==> flow/design.v <==
module pipo_shift(
                  data_in                                                  , 
                  load                                                     , 
                  shift_en                                                 , 
                  clk                                                      , 
                  reset                                                    , 
                  data_out                                                   
                  )                                                        ;
input       [15:0] data_in                                                 ; 
input              load, clk, reset                                        ; 
input       [1:0 ] shift_en                                                ; 
output reg  [15:0] data_out                                                ; 
reg         [15:0] temp_data                                               ; 
always @ (posedge clk)
   begin
      if (reset)
         data_out <= 0                                                     ; 
      else
         begin
            if (load)
               begin 
                  temp_data <= data_in                                     ; 
                  case(shift_en)
                     0 : data_out <=  temp_data <<  1                      ; 
                     1 : data_out <=  temp_data >>  1                      ; 
                     2 : data_out <=  temp_data <<< 1                      ; 
                     3 : data_out <= {temp_data[15], temp_data[14:0] >> 1} ; 
                  endcase
               end
         end
   end
endmodule                                                                    
# ---- Reports on pipo_shift
# What the tools print for pipo_shift, step after step.
# Line numbers count from 1 in the design file above.
# Library cell names are shortened.
# The mark - stands for no value.
dict set report inputs {
  top {pipo_shift}
  clk_port {clk}
  cell_library {sky130hd}
  corner {tt_025C_1v80}
}

# ---- After elaboration
# Yosys after proc, flatten, opt, wreduce and memory -nomap, before mapping. Memory bits, and registers merged into a memory's read port (data or address), are not among the register bits. Print and check cells are not counted. Equal cells are merged and count once.
dict set report bits {
  reg_bits 32
  elab_cells 10
  output_inout_bits 16
  inputBits 21
}
dict set report op_classes {
  muxes 1
  reduce_logical 3
  n_eq 3
  n_logic 1
}
# cell count
set op_table {}
lappend op_table {{16-bit parallel mux with 3-bit select} 1}
lappend op_table {{2-bit equality test (second input constant)} 2}
lappend op_table {{2-bit by 1-bit equality test with 1-bit output (second input constant)} 1}
lappend op_table {{2-bit logical NOT} 1}
lappend op_table {{2-bit AND reduction} 1}
lappend op_table {{2-bit OR reduction} 1}
lappend op_table {{1-bit inverter} 1}

# ---- Logic depth
# Longest topological path by Yosys (ltp), each cell counted once; first at word level (registers and memories cut), then after technology mapping (sequential cells cut; the memories' decode and read muxes count).
dict set report depth {
  word_depth 3
  abc_area 0
  mapped_depth 4
  depth_no_buf 2
}

# ---- After synthesis
# Yosys stat after the flow's synthesis: flattened, memories mapped to cells. It holds for the ABC_AREA given above (unset counts as 0); a run with the other value may have another netlist.
# Totals and module areas in this step are rounded.
dict set report mapped {
  yosys_area_mm2 0.0012
  sequential_area_mm2 0.0008
  cell_count 91
  flip_flops 32
  buf_cells 8
}
# cell_type count type_area_um2
set by_type {}
lappend by_type {edfxtp_1 16 480.461}
lappend by_type {dfxtp_1 16 320.307}
lappend by_type {mux2i_1 13 130.125}
lappend by_type {a211oi_1 13 97.594}
lappend by_type {nor2_1 15 56.304}
lappend by_type {buf_12 1 20.019}
lappend by_type {nand2b_1 3 18.768}
lappend by_type {a311oi_1 2 17.517}
lappend by_type {buf_2 3 15.014}
lappend by_type {buf_6 1 11.261}
lappend by_type {nand3_1 2 10.01}
lappend by_type {clkbuf_1 2 7.507}
lappend by_type {nand3b_1 1 7.507}
lappend by_type {nor2b_1 1 6.256}
lappend by_type {a21oi_1 1 5.005}
lappend by_type {clkbuf_2 1 5.005}

# ---- Timing after synthesis
# Source: OpenSTA report_checks on the synthesized netlist (no wires, ideal clock, input and output delay 20% of the period each), path of least setup slack; recovery checks are left aside. Register names are those of the netlist, which keeps one name where synthesis merged equal registers.
dict set report synth_path {
  path_kind {input to register}
  from {input load}
  to {register temp_data[0]}
  setup_ns 0.390
  input_delay_ns 0.794
  required_time_ns 3.580
  path_stages 3
  path_buffers 2
  delay_ns 1.481
  arrival_ns 1.885
  t_first_pin_ns 0.794
  slack_ns 1.695
  clock_period_ns 3.97
  period_less_setup_slack_ns 2.275
}
# "delay_ns" = arrival - input delay + setup time.
# "path_stages": output pins that drive a net of the path, with the launching flip-flop's if there is one; two outputs of one cell count as two.
# "period_less_setup_slack_ns" = period - worst setup slack (recovery checks aside). The figure is calculated, with input and output delays left at 20% of the set period.
# Between the ends stands the longest chain of elaborated cells between them, by number of cells; it is not shown to be the way that was timed. Of several equally long chains one is given.
# Each line given opens the expression or statement behind the cell; cells for indexed reads and writes are added by Yosys, which also makes memories of some case tables.
dict set report synth_via {
  cell_sequence {clkbuf_2 > buf_2 > nor2b_1}
  elab_chain_cells 1
  cells_between 1
  cone_lines 0
  classes_between {reduce/logical: 1}
}
# element line_no
set synth_rtl {}
lappend synth_rtl {{start, declared} 10} ;# input              load, clk, reset                                        ;
lappend synth_rtl {{2-bit AND reduction} -}
lappend synth_rtl {{end, assigned} 22} ;# temp_data <= data_in                                     ;
lappend synth_rtl {{end, declared} 13} ;# reg         [15:0] temp_data                                               ;

; Design pipo_shift on sky130hd. What follows are 2 stored runs of the flow, each under its own settings; their order means nothing. The constraints put input and output delay at 20% of the set period each and load the outputs with 0.01 pF.

[run 1: settings]
period_ns = 1.6
CORE_UTILIZATION = 64
SETUP_SLACK_MARGIN = 0.3
PLACE_DENSITY_LB_ADDON = 0.27
CORE_ASPECT_RATIO = 1.74
CELL_PAD_IN_SITES_GLOBAL_PLACEMENT = 2
ABC_AREA = 0
GPL_TIMING_DRIVEN = 0
CTS_CLUSTER_DIAMETER = 292
MIN_ROUTING_LAYER = met1
CAP_MARGIN = 20
CORE_MARGIN = 2
SLEW_MARGIN = 20
[run 1: results]
outcome = no results, placement failed with FLW-0024

[run 2: settings]
period_ns = 3.74
CORE_UTILIZATION = 68
SETUP_SLACK_MARGIN = 0.01
PLACE_DENSITY_LB_ADDON = 0.1
CORE_MARGIN = 5
CELL_PAD_IN_SITES_DETAIL_PLACEMENT = 2
ABC_AREA = 1
CTS_CLUSTER_SIZE = 69
CAP_MARGIN = 20
SLEW_MARGIN = 10
[run 2: results]
outcome = no results, placement failed with DPL-0033
